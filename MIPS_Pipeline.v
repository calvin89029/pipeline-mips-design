==> flow/design.v <==
module MIPS_Pipeline
(
	clk, 
	rst_n,
	ICACHE_addr,
	ICACHE_rdata,
	ICACHE_ren,
	ICACHE_wen,
	ICACHE_wdata,
	ICACHE_stall,
	DCACHE_addr,
	DCACHE_rdata,
	DCACHE_ren,
	DCACHE_wen,
	DCACHE_wdata,
	DCACHE_stall
);
	input  clk;
	input  rst_n;
	input  [29:0] ICACHE_addr;
	input  [31:0] ICACHE_rdata;
	input  ICACHE_ren;
	input  ICACHE_wen;
	input  [31:0] ICACHE_wdata;
	input  ICACHE_stall;
	output [29:0] DCACHE_addr;
	output [31:0] DCACHE_rdata;
	output DCACHE_ren;
	output DCACHE_wen;
	output [31:0] DCACHE_wdata;
	output DCACHE_stall;
endmodule
module register_file(
    Clk  ,
	rst_n,
    WEN  ,
    RW   ,
    busW ,
    RX   ,
    RY   ,
    busX ,
    busY
);
    input        Clk, rst_n, WEN;
    input  [4:0] RW, RX, RY;
    input  [31:0] busW;
    output reg[31:0] busX, busY;
    integer i;
    reg[31:0] register[0:31];
	always@(*)begin
		busX = register[RX];
		busY = register[RY];
	end	
	always@(posedge Clk or negedge rst_n) begin
		if(!rst_n)
			for(i=0;i<=31;i=i+1)
				register[i]<=0;		
		else if(WEN)
			register[RW]<=busW;
	end
endmodule
module control(
	op ,
	func ,
	RegDst ,
	Jump ,
	JR ,
	JAL,
	Branch ,
	MemRead ,
	MemtoReg ,
	ALUOp ,
	MemWrite ,
	ALUSrc ,
	RegWrite
);
	input  [5:0] op; 
	input  [5:0] func; 
	output RegDst,Jump,JR,JAL,Branch,MemRead,MemtoReg,MemWrite,ALUSrc,RegWrite;
	output [3:0] ALUOp;
	assign RegDst  = (op==6'd0)   ? 1:0;
	assign Jump    = (op==6'd2 || op==6'd3)   ? 1:0;
	assign JR	   = (op==6'd0 && func==6'd8) ? 1:0;
	assign JAL     = (op==6'd3)   ? 1:0;
	assign Branch  = (op==6'd4)   ? 1:0;
	assign MemRead = (op==6'd35)  ? 1:0;
	assign MemtoReg= (op==6'd35)  ? 1:0;
	assign ALUOp   = (op==6'd4)   ? 4'd1: 
					 (op==6'd0)   ? 4'd2: 
					 (op==6'd8)   ? 4'd3: 
					 (op==6'd10)  ? 4'd4: 
					 (op==6'd12)  ? 4'd5: 
					 (op==6'd13)  ? 4'd6: 
					 (op==6'd14)  ? 4'd7: 
					 (op==6'd35)  ? 4'd0: 
					 (op==6'd43)  ? 4'd0: 
									  0 ;
	assign MemWrite= (op==6'd43)  ? 1:0;
	assign ALUSrc  = (op==6'd35 || op==6'd43)  ? 1:0;
	assign RegWrite= (op==6'd4  || op==6'd43)  ? 0:1;  
endmodule
module alu_control(
	func ,
	ALUOp,
	out
);
	input  [5:0] func;
	input  [3:0] ALUOp; 
	output reg [3:0] out;
	always@(*)begin
		case(ALUOp)
			4'd0:	out = 4'd2; 
			4'd1:   out = 4'd6; 
			4'd2:	out = (func==6'd0 )? 4'd3: 
						  (func==6'd2 )? 4'd4: 
						  (func==6'd3 )? 4'd5: 
						  (func==6'd27)? 4'd12: 
						  (func==6'd32)? 4'd2: 
						  (func==6'd34)? 4'd6: 
						  (func==6'd36)? 4'd0: 
						  (func==6'd37)? 4'd1: 
						  (func==6'd40)? 4'd13: 
						  (func==6'd42)? 4'd7: 
							               0;
			4'd3:	out = 4'b0010; 
			4'd4:	out = 4'b0111; 
			4'd5:	out = 4'b0000; 
			4'd6:	out = 4'b0001; 
			4'd7:	out = 4'b1101; 
		endcase
	end
endmodule
module alu(
    ctrl,
    x,
    y,
	shamt, 
    zero,
    out  
);
    input  [3:0] ctrl;
    input  [31:0] x;
    input  [31:0] y;
	input  [4:0] shamt;
    output        zero;
    output [31:0] out;
    wire   [31:0] add,sub;
	wire   [31:0] negy;
	wire   [31:0] sll,sra,srl;
	assign add  	= x+y;
	assign negy 	= ~y+32'd1;
	assign sub  	= x+negy;
	assign zero 	= (x==y)?1:0;
	assign sll  	= y<<shamt;
	assign srl      = y>>shamt;
	assign sra      = y>>>shamt;
	assign out  	= (ctrl==4'd0) 		 ? x&y        :
					  (ctrl==4'd1) 		 ? x|y        :
				      (ctrl==4'd2) 		 ? add[31:0]  :
					  (ctrl==4'd3)       ? sll        :
					  (ctrl==4'd4)       ? srl        :
					  (ctrl==4'd5)       ? sra        :
				      (ctrl==4'd6)  	 ? sub[31:0]  :
				      (ctrl==4'd7 && x<y)? 1          :
				      (ctrl==4'd12)    	 ? ~(x|y)     :
				      (ctrl==4'd13)      ? x^y        :
						       			   0	      ;	
endmodule
# Tool chain data of register_file
# Tool output for the design above, in the order of the flow.
# Line numbers count from 1 in the design file above.
# Cell names lack the library's common part.
# Not given: -
[inputs]
top_module = "register_file"
clock_port = "Clk"
cell_library = "sky130hd"
corner = "tt_025C_1v80"

# After elaboration
# Counts by Yosys on the flattened word-level netlist (proc, flatten, opt, wreduce). Print and check cells are left out. Cells with the same type and inputs are merged into one.
[op_classes]
n_reduce_logical = 35
equal = 93
n_mux = 2
[op_table]
columns = ["cell", "n"]
rows = [
  ["case mux 32 bit (select 32 bit)", 2],
  ["== test 5 bit with constant B", 48],
  ["== test 5 x 4 -> 1 bit with constant B", 24],
  ["AND reduction 2 bit", 32],
  ["== test 5 x 3 -> 1 bit with constant B", 12],
  ["== test 5 x 2 -> 1 bit with constant B", 6],
  ["== test 5 x 1 -> 1 bit with constant B", 3],
  ["logical NOT 5 bit", 3],
]
[bits]
output_inout_bits = 64
ff_bits = 1024
inputBits = 50

# Longest topological paths
# Depth = most cells in a row (Yosys ltp): at word level without a register or memory, in the mapped netlist without a sequential cell, where the memories' decode and read muxes count.
[logic_depth]
ltp_word = 2
abc_area = 0
mapped_depth = 11
ltp_nobuf = 6

# Mapped cells and area
# The flow's flattened synthesis, as Yosys stat reports it; memories are mapped. The netlist is that of the ABC_AREA named above (0 if unset); the other value can give another one.
[synth_totals]
flip_flops = 1024
mapped_cells = 4394
mapped_area_mm2 = 0.0519423
sequential_area_mm2 = 0.0256246
buf_cells = 428
[by_type]
columns = ["type", "n"]
rows = [
  ["dfrtp_1", 1024],
  ["mux2_2", 1052],
  ["a22oi_1", 692],
  ["buf_2", 178],
  ["nand2_1", 212],
  ["nor2_1", 175],
  ["clkbuf_1", 174],
  ["mux2i_1", 61],
  ["nand4_1", 93],
  ["a22o_1", 54],
  ["a21oi_1", 79],
  ["a221oi_1", 40],
  ["nor3_1", 58],
  ["a222oi_1", 24],
  ["nand3_1", 44],
  ["buf_4", 29],
  ["a32oi_1", 23],
  ["a31oi_1", 27],
]
# Not listed: further types 52, cells in them 355.

# Timing after synthesis
# Source: OpenSTA report_checks on the synthesized netlist (no wires, ideal clock, input and output delay 20% of the period each), path of least setup slack; recovery checks are left aside. Register names are those of the netlist, which keeps one name where synthesis merged equal registers.
[synth_timing]
path_kind = "input-to-output"
startpoint = "in RY[1]"
endpoint = "out busY[16]"
stages = 8
path_slack_ps = 885
input_delay_ps = 838
clock_period_ps = 4190
delay_ps = 1629
t_first_pin_ps = 838
arrival_time_ps = 2467
synth_period_reached_ps = 3305
# "delay_ps" = arrival - input delay + setup time.
# At an output port there is no setup time.
# "stages": output pins that drive a net of the path, with the launching flip-flop's if there is one; two outputs of one cell count as two.
# "synth_period_reached_ps" is the clock period less the worst setup slack; recovery checks do not enter. This is arithmetic on one report: input and output delays are still those of the set period (20% each).
# The rows between start and end are the longest chain of elaborated cells between them; the timing report does not say that the signal goes this way. Where chains are equally long, one stands for them.
# Each line given opens the expression or statement behind the cell; cells for indexed reads and writes are added by Yosys, which also makes memories of some case tables.
[synth_between]
path_cell_list = "buf_4 buf_4 nor3_2 buf_2 buf_4 a22oi_1 and3_1 a31oi_1"
elab_chain_len = 2
cells_between = 33
cone_classes = "eq/ne (31); mux (1); reduce/logical (1)"
[synth_lines]
columns = ["element", "line", "source"]
rows = [
  ["from (decl)", 45, "input  [4:0] RW, RX, RY;"],
  ["== test 5 bit", 52, "busY = register[RY];"],
  ["case mux 32 bit (select 32 bit)", 52, ""],
  ["to (decl)", 47, "output reg[31:0] busX, busY;"],
]

# Path in the finished layout
# From the final timing report of flow run B: the path of least setup slack in the routed layout; clock arrival at registers is part of the times.
# The path's times are printed in steps of 10 ps; the period is the one set.
[layout_timing]
path_kind = "input-to-output"
startpoint = "in RY[1]"
endpoint = "out busY[7]"
stages = 11
input_delay_ps = 670
clock_period_ps = 3330
arrival_time_ps = 2910
path_slack_ps = -240
t_first_pin_ps = 670
# The rows between start and end are the longest chain of elaborated cells between them; the timing report does not say that the signal goes this way. Where chains are equally long, one stands for them.
[layout_between]
path_cell_list = "buf_12 buf_6 or3b_4 buf_12 nor2_4 buf_12 buf_12 a22oi_1 and3_1 a31oi_1 clkdlybuf4s15_2"
elab_chain_len = 2
cells_between = 33
cone_classes = "eq/ne (31); mux (1); reduce/logical (1)"
[layout_lines]
columns = ["element", "line", "source"]
rows = [
  ["from (decl)", 45, "input  [4:0] RW, RX, RY;"],
  ["== test 5 bit", 52, "busY = register[RY];"],
  ["case mux 32 bit (select 32 bit)", 52, ""],
  ["to (decl)", 47, "output reg[31:0] busX, busY;"],
]

# Record of 2 stored runs of the RTL-to-layout flow on register_file, platform sky130hd. The runs are unordered. Constraints: input delay and output delay 20% of the set period each, output load 0.01 pF.
# By "worst_path_allowed_less_slack_ps" is meant the share of the clock period that the worst setup path is allowed (20% is reserved at inputs, 20% at outputs), minus its slack. Clock arrival times at its registers enter into it.
# "fin_power_w": no workload was simulated; the value follows from the tool's default switching activity.
# "worst_path_allowed_less_slack_ps" is given in steps of 10 ps.

[[run]]
name = "flow run A"
[run.settings]
period_ns = 3.38
CORE_UTILIZATION = 68
CAP_MARGIN = 20
CORE_MARGIN = 2
SLEW_MARGIN = 20
[run.results]
outcome = "no final report: routing broke off with ODB-0269"

[[run]]
name = "flow run B"
[run.settings]
period_ns = 3.33
CORE_UTILIZATION = 43
SETUP_SLACK_MARGIN = 0.38
PLACE_DENSITY_LB_ADDON = 0.0
CELL_PAD_IN_SITES_DETAIL_PLACEMENT = 1
TNS_END_PERCENT = 30
ABC_AREA = 0
MIN_ROUTING_LAYER = "met1"
CAP_MARGIN = 20
CORE_MARGIN = 2
SLEW_MARGIN = 20
[run.results]
yosys.chip_area_mm2 = 0.0519423
design_die_area_mm2 = 0.123591
post_route_util_pct = 59.2
fin_ws_ps = -241
timing.setup.tns_ps = -5294
fin_power_w = 0.038417
worst_path_allowed_less_slack_ps = 2240
timing.worst_path_kind = "input-to-output"
